==> flow/design.v <==
`timescale 1ns / 1ps
module display(number, clk, sf_e, e, rs, rw, d, c, b, a);
input clk;
input [3:0] number;
output reg sf_e; 
output reg e; 
output reg rs;
output reg rw;
output reg d;	
output reg c;	
output reg b;	
output reg a;	
reg [26:0] count = 0;	
reg [5:0] code;	
reg refresh;	
always @ (posedge clk) begin
count <= count + 1;
case (count [26:21])	
0: code <= 6'h03;	
1: code <= 6'h03;	
2: code <= 6'h03;	
3: code <= 6'h02;	
4: code <= 6'h02; 
5: code <= 6'h08; 
6: code <= 6'h00; 
7: code <= 6'h06; 
8: code <= 6'h00; 
9: code <= 6'h0C; 
10: code <= 6'h00;
11: code <= 6'h01;
12:	
   code<=6'h23;
13:
	case (number[3:0])
		0: code<=6'h20;
		1: code<=6'h21;
		2: code<=6'h22;
		3: code<=6'h23;
		4: code<=6'h24;
		5: code<=6'h25;
		6: code<=6'h26;
		7: code<=6'h27;
		8: code<=6'h28;
		9: code<=6'h29;
	endcase
default: code <= 6'h10;  
endcase 
refresh <= count[ 20 ];  
sf_e <= 1; e <= refresh; 
rs <= code[5]; rw <= code[4]; 
d <= code[3]; c <= code[2]; 
b <= code[1]; a <= code[0]; 
end 
endmodule
==> From RTL to reports: display <==
The steps from the RTL of display to its reports follow in flow order.
Lines are those of the file above, counted from 1.
{ "inputs": {"top": "display", "clk_port": "clk", "library": "sky130hd", "pvt_corner": "tt_025C_1v80"} }

==> Word level <==
Counts by Yosys on the flattened word-level netlist (proc, flatten, opt, wreduce; memories kept). Register bits leave out memories and registers merged into their read ports (data or address). Print and check cells are left out. Cells with the same type and inputs are merged into one.
{ "classes": {"add_sub_neg": 1, "eq_ne": 23, "mux": 2, "reduce_logical": 5} }
{ "ops": {"columns": ["cell", "count"], "rows": [
  ["case mux 6 bit (select 10 bit)", 1],
  ["case mux 6 bit (select 9 bit)", 1],
  ["equality test 6 x 4 -> 1 bit (second input constant)", 6],
  ["adder 27 x 1 -> 27 bit (second input constant)", 1],
  ["equality test 6 x 3 -> 1 bit (second input constant)", 4],
  ["equality test 4 x 3 -> 1 bit (second input constant)", 4],
  ["equality test 6 x 2 -> 1 bit (second input constant)", 2],
  ["inequality test 11 bit (second input constant)", 1],
  ["equality test 4 x 2 -> 1 bit (second input constant)", 2],
  ["equality test 4 bit (second input constant)", 2],
  ["OR reduction 3 bit", 2],
  ["equality test 6 x 1 -> 1 bit (second input constant)", 1],
  ["logical NOT 6 bit", 1],
  ["equality test 4 x 1 -> 1 bit (second input constant)", 1],
  ["logical NOT 4 bit", 1],
  ["OR reduction 2 bit", 1]
]} }
{ "word_totals": {"ff_bits": 41, "inputBits": 5, "output_inout_bits": 8, "elab_cells": 41} }

==> Logic depth <==
Yosys ltp: most cells in a row. Word level: on the elaborated netlist, between registers, memories and ports. Mapped: between sequential cells and ports; inverters and the memories' decode and read muxes count.
{ "logic_depth": {"ltp_word": 3, "ABC_AREA": 1, "depth_mapped": 8, "ltp_nobuf": 8} }

==> Synthesis result <==
Yosys stat after the flow's synthesis: flattened, memories mapped to cells. It holds for the ABC_AREA given above (unset counts as 0); a run with the other value may have another netlist.
The area totals of this step are shown rounded.
{ "by_type": {"columns": ["cell_type", "count", "type_area_um2"], "rows": [
  ["sky130_fd_sc_hd__dfxtp_1", 35, 700.672],
  ["sky130_fd_sc_hd__nand2_1", 76, 285.274],
  ["sky130_fd_sc_hd__edfxtp_1", 6, 180.173],
  ["sky130_fd_sc_hd__nor2_1", 40, 150.144],
  ["sky130_fd_sc_hd__nand3_1", 18, 90.086],
  ["sky130_fd_sc_hd__xor2_1", 8, 70.067],
  ["sky130_fd_sc_hd__xnor2_1", 7, 61.309],
  ["sky130_fd_sc_hd__inv_1", 16, 60.058],
  ["sky130_fd_sc_hd__nand3b_1", 8, 60.058],
  ["sky130_fd_sc_hd__nor2_4", 4, 45.043],
  ["sky130_fd_sc_hd__nor2_2", 5, 31.28],
  ["sky130_fd_sc_hd__nand3_2", 2, 20.019],
  ["sky130_fd_sc_hd__nand2_2", 3, 18.768],
  ["sky130_fd_sc_hd__o21ai_0", 3, 15.014],
  ["sky130_fd_sc_hd__ha_1", 1, 12.512],
  ["sky130_fd_sc_hd__nand4_1", 2, 12.512],
  ["sky130_fd_sc_hd__nand2_4", 1, 11.261],
  ["sky130_fd_sc_hd__buf_4", 1, 7.507]
]} }
Other cell types: 5; their cells: 6.
{ "mapped": {"stdcells": 242, "mapped_area_um2": 1859, "sequential_area_um2": 880.8, "ffs": 41, "n_buf": 1} }

==> Timing after synthesis <==
Source: OpenSTA report_checks on the synthesized netlist (no wires, ideal clock, input and output delay 20% of the period each), path of least setup slack; recovery checks are left aside. Register names are those of the netlist, which keeps one name where synthesis merged equal registers.
{ "synth_timing": {"path_type": "reg-to-reg", "start": "reg count[26]", "end": "reg code[0]", "clock_period_ps": 1950, "setup_ps": 265, "launch_ps": 0, "t_arrival_ps": 1038, "required_ps": 1685, "path_slack_ps": 647, "delay_ps": 1303, "stages": 4, "path_buffers": 0, "period_less_setup_slack_ps": 1303} }
"delay_ps" = arrival - input delay + setup time.
"stages": output pins that drive a net of the path, with the launching flip-flop's if there is one; two outputs of one cell count as two.
"period_less_setup_slack_ps" = period - worst setup slack (recovery checks aside). The figure is calculated, with input and output delays left at 20% of the set period.
The rows between start and end are the longest chain of elaborated cells between them; the timing report does not say that the signal goes this way. Where chains are equally long, one stands for them.
Each line given opens the expression or statement behind the cell; cells for indexed reads and writes are added by Yosys, which also makes memories of some case tables.
A register here has more assigning lines than the two given.
Only ways into the end's enable, where the timed path ends, are counted here.
{ "synth_between": {"cell_sequence": "sky130_fd_sc_hd__dfxtp_1 > sky130_fd_sc_hd__nor2_2 > sky130_fd_sc_hd__nand3_1 > sky130_fd_sc_hd__or2_2", "elab_chain_len": 2, "cells_between": 2, "lines_between": 1, "classes_between": "2 x eq/ne"} }
{ "synth_lines": {"columns": ["item", "line", "source"], "rows": [
  ["start: declaration", 13, "reg [26:0] count = 0;"],
  ["start: assignment", 17, "count <= count + 1;"],
  ["equality test 6 x 4 -> 1 bit", 18, "case (count [26:21])"],
  ["inequality test 11 bit", null, null],
  ["end: assignment", 19, "0: code <= 6'h03;"],
  ["end: assignment", 20, "1: code <= 6'h03;"],
  ["end: declaration", 14, "reg [5:0] code;"]
]} }

==> Path in the finished layout <==
From the final timing report of run A: the path of least setup slack in the routed layout; clock arrival at registers is part of the times.
The report prints the path's times to 10 ps; the period is as set.
{ "layout_timing": {"path_type": "reg-to-reg", "start": "reg count[1]", "end": "reg count[26]", "clock_period_ps": 2180, "setup_ps": 100, "launch_ps": 290, "t_arrival_ps": 1620, "required_ps": 2370, "path_slack_ps": 750, "stages": 9, "path_buffers": 0} }
The rows between start and end are the longest chain of elaborated cells between them; the timing report does not say that the signal goes this way. Where chains are equally long, one stands for them.
{ "layout_between": {"cell_sequence": "sky130_fd_sc_hd__dfxtp_1 > sky130_fd_sc_hd__ha_1 > sky130_fd_sc_hd__nand3_2 > sky130_fd_sc_hd__inv_2 > sky130_fd_sc_hd__nand2_4 > sky130_fd_sc_hd__nor2_4 > sky130_fd_sc_hd__nand2_1 > sky130_fd_sc_hd__nand2_1 > sky130_fd_sc_hd__nand2_1", "elab_chain_len": 1, "cells_between": 1, "lines_between": 1, "classes_between": "1 x add/sub"} }
{ "layout_lines": {"columns": ["item", "line", "source"], "rows": [
  ["start: declaration", 13, "reg [26:0] count = 0;"],
  ["start: assignment", 17, "count <= count + 1;"],
  ["adder 27 x 1 -> 27 bit", 17, null],
  ["end: assignment", 17, null],
  ["end: declaration", 13, null]
]} }

Subject: flow runs of display

Hi,

Stored flow runs of display (2 of them; Yosys, OpenROAD, sky130hd). They differ in their settings and are not a sequence. Constraints: input delay and output delay 20% of the set period each, output load 0.01 pF.
"clock_period_reached_ps": clock period set for the run, less the worst setup slack. It is reckoned from that one timing run; input and output delays stay at 20% of the period that was set.
"worst_path_ps" means the part of the period allowed to the worst setup path (the constraints hold back 20% at inputs and 20% at outputs) less its slack; where the path has registers, the arrival times of their clocks count too.
"totalPower_mw" rests on the timing tool's default activity at the inputs, not on a simulated workload.
"worst_path_ps" is known to 10 ps.
The measured numbers are rounded.

Run A
==> flow/run.sh <==
#!/bin/bash
# the make line also repeats the synthesis and layout settings of config.mk as NAME=value (left out here)
make -C /OpenROAD-flow-scripts/flow DESIGN_CONFIG=/design/flow/config.mk WORK_HOME=/design/flow/orfs CLKGATE_MAP_FILE= finish
==> flow/config.mk <==
export PLATFORM = sky130hd
export DESIGN_NAME = display
export DESIGN_NICKNAME = display
export VERILOG_FILES = /design/flow/design.v
export SDC_FILE = /design/flow/constraint.sdc
export NUM_CORES = 4
export LEC_CHECK = 0
export ABC_AREA = 1
export CAP_MARGIN = 20
export CELL_PAD_IN_SITES_DETAIL_PLACEMENT = 1
export CORE_MARGIN = 2
export CORE_UTILIZATION = 25
export CTS_CLUSTER_SIZE = 51
export GPL_ROUTABILITY_DRIVEN = 1
export HOLD_SLACK_MARGIN = -0.09
export MAX_ROUTING_LAYER = met4
export SETUP_SLACK_MARGIN = 0.62
export SLEW_MARGIN = 20
==> flow/constraint.sdc <==
create_clock -name core_clock -period 2.18 [get_ports {clk}]
set_input_delay 0.4360 -clock core_clock [delete_from_list [all_inputs] [get_ports {clk}]]
set_output_delay 0.4360 -clock core_clock [all_outputs]
set_load 0.01 [all_outputs]

==> results of run A, as JSON <==
{
  "die_footprint_um2": 8143,
  "worst_path_ps": 1430,
  "path_kind": "reg-to-reg",
  "yosys_chip_area_um2": 1859,
  "timing.setup.tns_ps": 0,
  "finalUtil_pct": 30.0,
  "totalPower_mw": 1.281,
  "ws_hold_ps": 329,
  "ws_setup_ps": 754,
  "clock_period_reached_ps": 1426
}

Run B
==> flow/run.sh <==
#!/bin/bash
# the make line also repeats the synthesis and layout settings of config.mk as NAME=value (left out here)
make -C /OpenROAD-flow-scripts/flow DESIGN_CONFIG=/design/flow/config.mk WORK_HOME=/design/flow/orfs CLKGATE_MAP_FILE= finish
==> flow/config.mk <==
export PLATFORM = sky130hd
export DESIGN_NAME = display
export DESIGN_NICKNAME = display
export VERILOG_FILES = /design/flow/design.v
export SDC_FILE = /design/flow/constraint.sdc
export NUM_CORES = 4
export LEC_CHECK = 0
export ABC_AREA = 1
export CAP_MARGIN = 15
export CELL_PAD_IN_SITES_DETAIL_PLACEMENT = 2
export CORE_MARGIN = 2
export CORE_UTILIZATION = 72
export CTS_CLUSTER_DIAMETER = 312
export MIN_ROUTING_LAYER = met1
export PLACE_DENSITY = 0.38
export SLEW_MARGIN = 20
export TNS_END_PERCENT = 70
==> flow/constraint.sdc <==
create_clock -name core_clock -period 1.91 [get_ports {clk}]
set_input_delay 0.3820 -clock core_clock [delete_from_list [all_inputs] [get_ports {clk}]]
set_output_delay 0.3820 -clock core_clock [all_outputs]
set_load 0.01 [all_outputs]

==> results of run B, as JSON <==
{
  "outcome": "did not finish, placement stopped with DPL-0033"
}

Regards
